==> flow/design.v <==
module Non_Max_Suppresion
(
    input   logic            clk,
    input   logic            rstN,
    input   logic    [98:0]  Gradiant_Magnitude_Data,
    input   logic    [17:0]  Direction_Data,
    input   logic            Gradiant_Magnitude_in_valid,
    input   logic            Direction_Data_in_valid,
    output  logic    [98:0]  NMS_pixels,
    output  logic            NMS_Pixels_out_valid,
    output  logic    [17:0]  NMS_Direction_Data
);
logic unsigned [10:0] gradient_array [0:8];
logic unsigned [1:0]  direction_array [0:8];
logic stage1_valid, stage2_valid, stage3_valid;
logic unsigned [10:0] gradient_filtered [0:8];
always @(posedge clk) begin
  if (!rstN) begin
    stage1_valid <= 0;
    stage2_valid <= 0;
  end
  else begin
    if (Gradiant_Magnitude_in_valid && Direction_Data_in_valid) begin
      for (int i = 0; i < 9; i++) begin
        gradient_array[i]  <= Gradiant_Magnitude_Data[i*11 +: 11]; 
        direction_array[i] <= Direction_Data[i*2 +: 2]; 
      end
    end
    stage1_valid <= Gradiant_Magnitude_in_valid && Direction_Data_in_valid;
    if (stage1_valid) begin
      for (int i = 0; i < 9; i++) begin
        gradient_filtered[i] <= gradient_array[i];  
      end
      case (direction_array[4])
        2'b00: begin
          if (gradient_array[4] >= gradient_array[3] && gradient_array[4] >= gradient_array[5]) begin
            gradient_filtered[3] <= 0;
            gradient_filtered[5] <= 0;
          end
        end
        2'b01: begin
          if (gradient_array[4] >= gradient_array[7] && gradient_array[4] >= gradient_array[1]) begin
            gradient_filtered[1] <= 0;
            gradient_filtered[7] <= 0;
          end
        end
        2'b10: begin
          if (gradient_array[4] >= gradient_array[2] && gradient_array[4] >= gradient_array[6]) begin
            gradient_filtered[2] <= 0;
            gradient_filtered[6] <= 0;
          end
        end
        2'b11: begin
          if (gradient_array[4] >= gradient_array[7] && gradient_array[4] >= gradient_array[0]) begin
            gradient_filtered[0] <= 0;
            gradient_filtered[7] <= 0;
          end
        end
      endcase
    end
    stage2_valid <= stage1_valid;
    if (stage2_valid) begin
      for (int i = 0; i < 9; i++) begin
        NMS_pixels[i*11+:11] <= gradient_filtered[i];
      end
    end
    NMS_Pixels_out_valid <= stage2_valid;
    NMS_Direction_Data <= Direction_Data;
  end
end
endmodule
# Reports on Non_Max_Suppresion
# Tool output for the design above, in the order of the flow.
# Lines are those of the file above, counted from 1.
# Library cell names are shortened.
# Not given: n/a
# inputs
design,Non_Max_Suppresion
clk_port,clk
lib,sky130hd
lib_corner,tt_025C_1v80

# Word level
# Yosys after proc, flatten, opt, wreduce and memory -nomap, before mapping. Enables and synchronous resets that opt folds into registers are not counted as muxes. Print and check cells are not counted. Equal cells are merged and count once.
# word_totals
romBits,0
memories,0
reg_bits,320
clocked_rd_ports_x_width,0
mem_bits_rw,0
out_inout_bits,118
inputBits,121
wordCells,66
latchBits,0
# classes
cmp,7
bitwise,0
n_mux,15
div,0
multipliers,0
n_shift,0
n_addsub,0
reduce_logical,9
equal,3
# ops
cell,count
11-bit 2-to-1 mux,14
11-bit >= comparator,7
11-bit parallel mux with 2-bit select,1
2-bit AND reduction,3
1-bit logical AND,5
2-bit equality test with constant B,2
2-bit by 1-bit equality test with 1-bit output with constant B,1
2-bit zero test,1

# Depth
# Yosys ltp: most cells in a row. Word level: on the elaborated netlist, between registers, memories and ports. Mapped: between sequential cells and ports; inverters and the memories' decode and read muxes count.
# logic_depth
ltp_word,4
abc_area,0
depth_mapped,8
ltp_nobuf,7

# Netlist
# Yosys stat after the flow's synthesis: flattened, memories mapped to cells. It holds for the ABC_AREA given above (unset counts as 0); a run with the other value may have another netlist.
# Totals and module areas in this step are rounded.
# by_type
cell_type,count,area_total_um2
edfxtp_1,318,9.55E+03
ha_1,77,963.424
a21oi_1,64,320.307
inv_1,73,274.013
a21oi_2,20,175.168
a31oi_1,13,81.328
o21ai_0,16,80.077
nand2_1,16,60.058
a21o_1,7,52.55
a21boi_0,6,45.043
dfxtp_1,2,40.038
nor2b_1,5,31.28
nor2_1,8,30.029
buf_2,5,25.024
nand4_1,4,25.024
a211oi_1,3,22.522
buf_6,2,22.522
clkbuf_1,6,22.522
# Other cell types: 21; their cells: 36.
# mapped
mapped_cells,681
synth_area_um2,12100
seqArea_um2,9590
buf_cells,15
ffs,320

# Worst setup path after synthesis
# Path of least setup slack by OpenSTA after synthesis, without wires, with an ideal clock, recovery checks aside; 20% of the period is set as input and as output delay. Where synthesis merged equal registers, the netlist keeps one of their names.
# synth_timing
kind,in2reg
start,in Gradiant_Magnitude_in_valid
end,reg direction_array[4][0]
delay_ps,2864
path_slack_ps,3680
arrival_time_ps,4028
in_delay_ps,1636
period_ps,8180
t_first_pin_ps,1636
path_buffers,0
required_ps,7708
stages,1
setup_ps,472
period_less_setup_slack_ps,4500
# "delay_ps" is the arrival time less input delay plus setup time.
# "stages": output pins that drive a net of the path, with the launching flip-flop's if there is one; two outputs of one cell count as two.
# "period_less_setup_slack_ps" is the clock period less the worst setup slack; recovery checks do not enter. This is arithmetic on one report: input and output delays are still those of the set period (20% each).
# Between the ends stands the longest chain of elaborated cells between them, by number of cells; it is not shown to be the way that was timed. Of several equally long chains one is given.
# A line is the first line of the expression or statement that the cell stems from. Yosys adds cells for indexed reads and writes and turns some case tables into memories.
# synth_between
cell_sequence,and3_1
elab_chain_len,2
cone_cells,2
classes_between,reduce/logical (2)
# synth_rtl
element,line_no,source
start: declaration,7,"input   logic            Gradiant_Magnitude_in_valid,"
1-bit logical AND,23,if (Gradiant_Magnitude_in_valid && Direction_Data_in_valid) begin
2-bit AND reduction,n/a,
end: assignment,26,direction_array[i] <= Direction_Data[i*2 +: 2];
end: declaration,14,logic unsigned [1:0]  direction_array [0:8];

# Timing after layout
# Path of least setup slack in the final report of run A (OpenROAD, finished layout, wires in). Where an end is a register, its clock arrival counts in the times.
# The path's times are printed in steps of 10 ps; the period is the one set.
# layout_timing
kind,reg2reg
start,reg gradient_array[4][0]
end,reg gradient_filtered[2][0]
arrival_time_ps,2660
required_ps,2650
stages,9
path_buffers,1
path_slack_ps,-10
setup_ps,160
period_ps,2270
t_first_pin_ps,540
# Between the ends stands the longest chain of elaborated cells between them, by number of cells; it is not shown to be the way that was timed. Of several equally long chains one is given.
# layout_between
cell_sequence,edfxtp_1 > inv_4 > ha_1 > nand2b_1 > a211o_1 > a21oi_1 > o32ai_4 > buf_6 > a21boi_0
elab_chain_len,4
cone_cells,5
lines_between,2
classes_between,compare (2); mux (2); reduce/logical (1)
# layout_rtl
element,line_no,source
start: declaration,13,logic unsigned [10:0] gradient_array [0:8];
start: assignment,25,gradient_array[i]  <= Gradiant_Magnitude_Data[i*11 +: 11];
11-bit >= comparator,48,if (gradient_array[4] >= gradient_array[2] && gradient_array[4] >= gradient_array[6]) begin
1-bit logical AND,48,
11-bit 2-to-1 mux,48,
11-bit 2-to-1 mux,34,case (direction_array[4])
end: assignment,32,gradient_filtered[i] <= gradient_array[i];
end: assignment,49,gradient_filtered[2] <= 0;
end: declaration,16,logic unsigned [10:0] gradient_filtered [0:8];

==> results <==
Measured results for Non_Max_Suppresion: 2 stored runs of the Yosys and OpenROAD flow on sky130hd. The settings differ; the order carries no meaning. The constraints put input and output delay at 20% of the set period each and load the outputs with 0.01 pF.
"achieved_clock_period_ps" means the clock period less the worst setup slack. The figure is calculated, with input and output delays left at 20% of the set period.
"worst_path_ps" is the time allowed to the run's worst setup path (the clock period less input and output delay, where it has them) less its slack. Clock arrival times count: a late capture clock shortens it, a late launch clock lengthens it.
"power_total_uw": no workload was simulated; the value follows from the tool's default switching activity.
"worst_path_ps" is given in steps of 10 ps.
Measured values are rounded.

Run A, flow files:
==> flow/run.sh <==
#!/bin/bash
# the make line also repeats the synthesis and layout settings of config.mk as NAME=value (left out here)
make -C /OpenROAD-flow-scripts/flow DESIGN_CONFIG=/design/flow/config.mk WORK_HOME=/design/flow/orfs CLKGATE_MAP_FILE= finish
==> flow/config.mk <==
export PLATFORM = sky130hd
export DESIGN_NAME = Non_Max_Suppresion
export DESIGN_NICKNAME = Non_Max_Suppresion
export VERILOG_FILES = /design/flow/design.v
export SDC_FILE = /design/flow/constraint.sdc
export NUM_CORES = 4
export LEC_CHECK = 0
export CAP_MARGIN = 20
export CORE_MARGIN = 2
export CORE_UTILIZATION = 25
export CTS_CLUSTER_SIZE = 28
export GPL_ROUTABILITY_DRIVEN = 1
export MAX_ROUTING_LAYER = met4
export PLACE_DENSITY_LB_ADDON = 0.02
export SETUP_SLACK_MARGIN = -0.14
export SLEW_MARGIN = 20
export TNS_END_PERCENT = 25
==> flow/constraint.sdc <==
create_clock -name core_clock -period 2.27 [get_ports {clk}]
set_input_delay 0.4540 -clock core_clock [delete_from_list [all_inputs] [get_ports {clk}]]
set_output_delay 0.4540 -clock core_clock [all_outputs]
set_load 0.01 [all_outputs]

==> results of run A, as CSV <==
result,value
worst_path_ps,2280
critical_path_type,"reg2reg"
post_synth_area_um2,12100
design.die.area_um2,50100
achieved_clock_period_ps,2285
setup_tns_ps,-15
hold_worst_slack_ps,415
finalCellArea_um2,16900
power_total_uw,13500
timing.setup.ws_ps,-15
final_util_pct,35.3

Run B, flow files:
==> flow/run.sh <==
#!/bin/bash
# the make line also repeats the synthesis and layout settings of config.mk as NAME=value (left out here)
make -C /OpenROAD-flow-scripts/flow DESIGN_CONFIG=/design/flow/config.mk WORK_HOME=/design/flow/orfs CLKGATE_MAP_FILE= finish
==> flow/config.mk <==
export PLATFORM = sky130hd
export DESIGN_NAME = Non_Max_Suppresion
export DESIGN_NICKNAME = Non_Max_Suppresion
export VERILOG_FILES = /design/flow/design.v
export SDC_FILE = /design/flow/constraint.sdc
export NUM_CORES = 4
export LEC_CHECK = 0
export CAP_MARGIN = 20
export CORE_MARGIN = 2
export CORE_UTILIZATION = 40
export SLEW_MARGIN = 20
==> flow/constraint.sdc <==
create_clock -name core_clock -period 4.57 [get_ports {clk}]
set_input_delay 0.9140 -clock core_clock [delete_from_list [all_inputs] [get_ports {clk}]]
set_output_delay 0.9140 -clock core_clock [all_outputs]
set_load 0.01 [all_outputs]

==> results of run B, as CSV <==
result,value
worst_path_ps,2750
critical_path_type,"reg2reg"
post_synth_area_um2,12100
design.die.area_um2,31600
achieved_clock_period_ps,2745
setup_tns_ps,0
hold_worst_slack_ps,412
finalCellArea_um2,16100
power_total_uw,6290
timing.setup.ws_ps,1820
final_util_pct,54.0
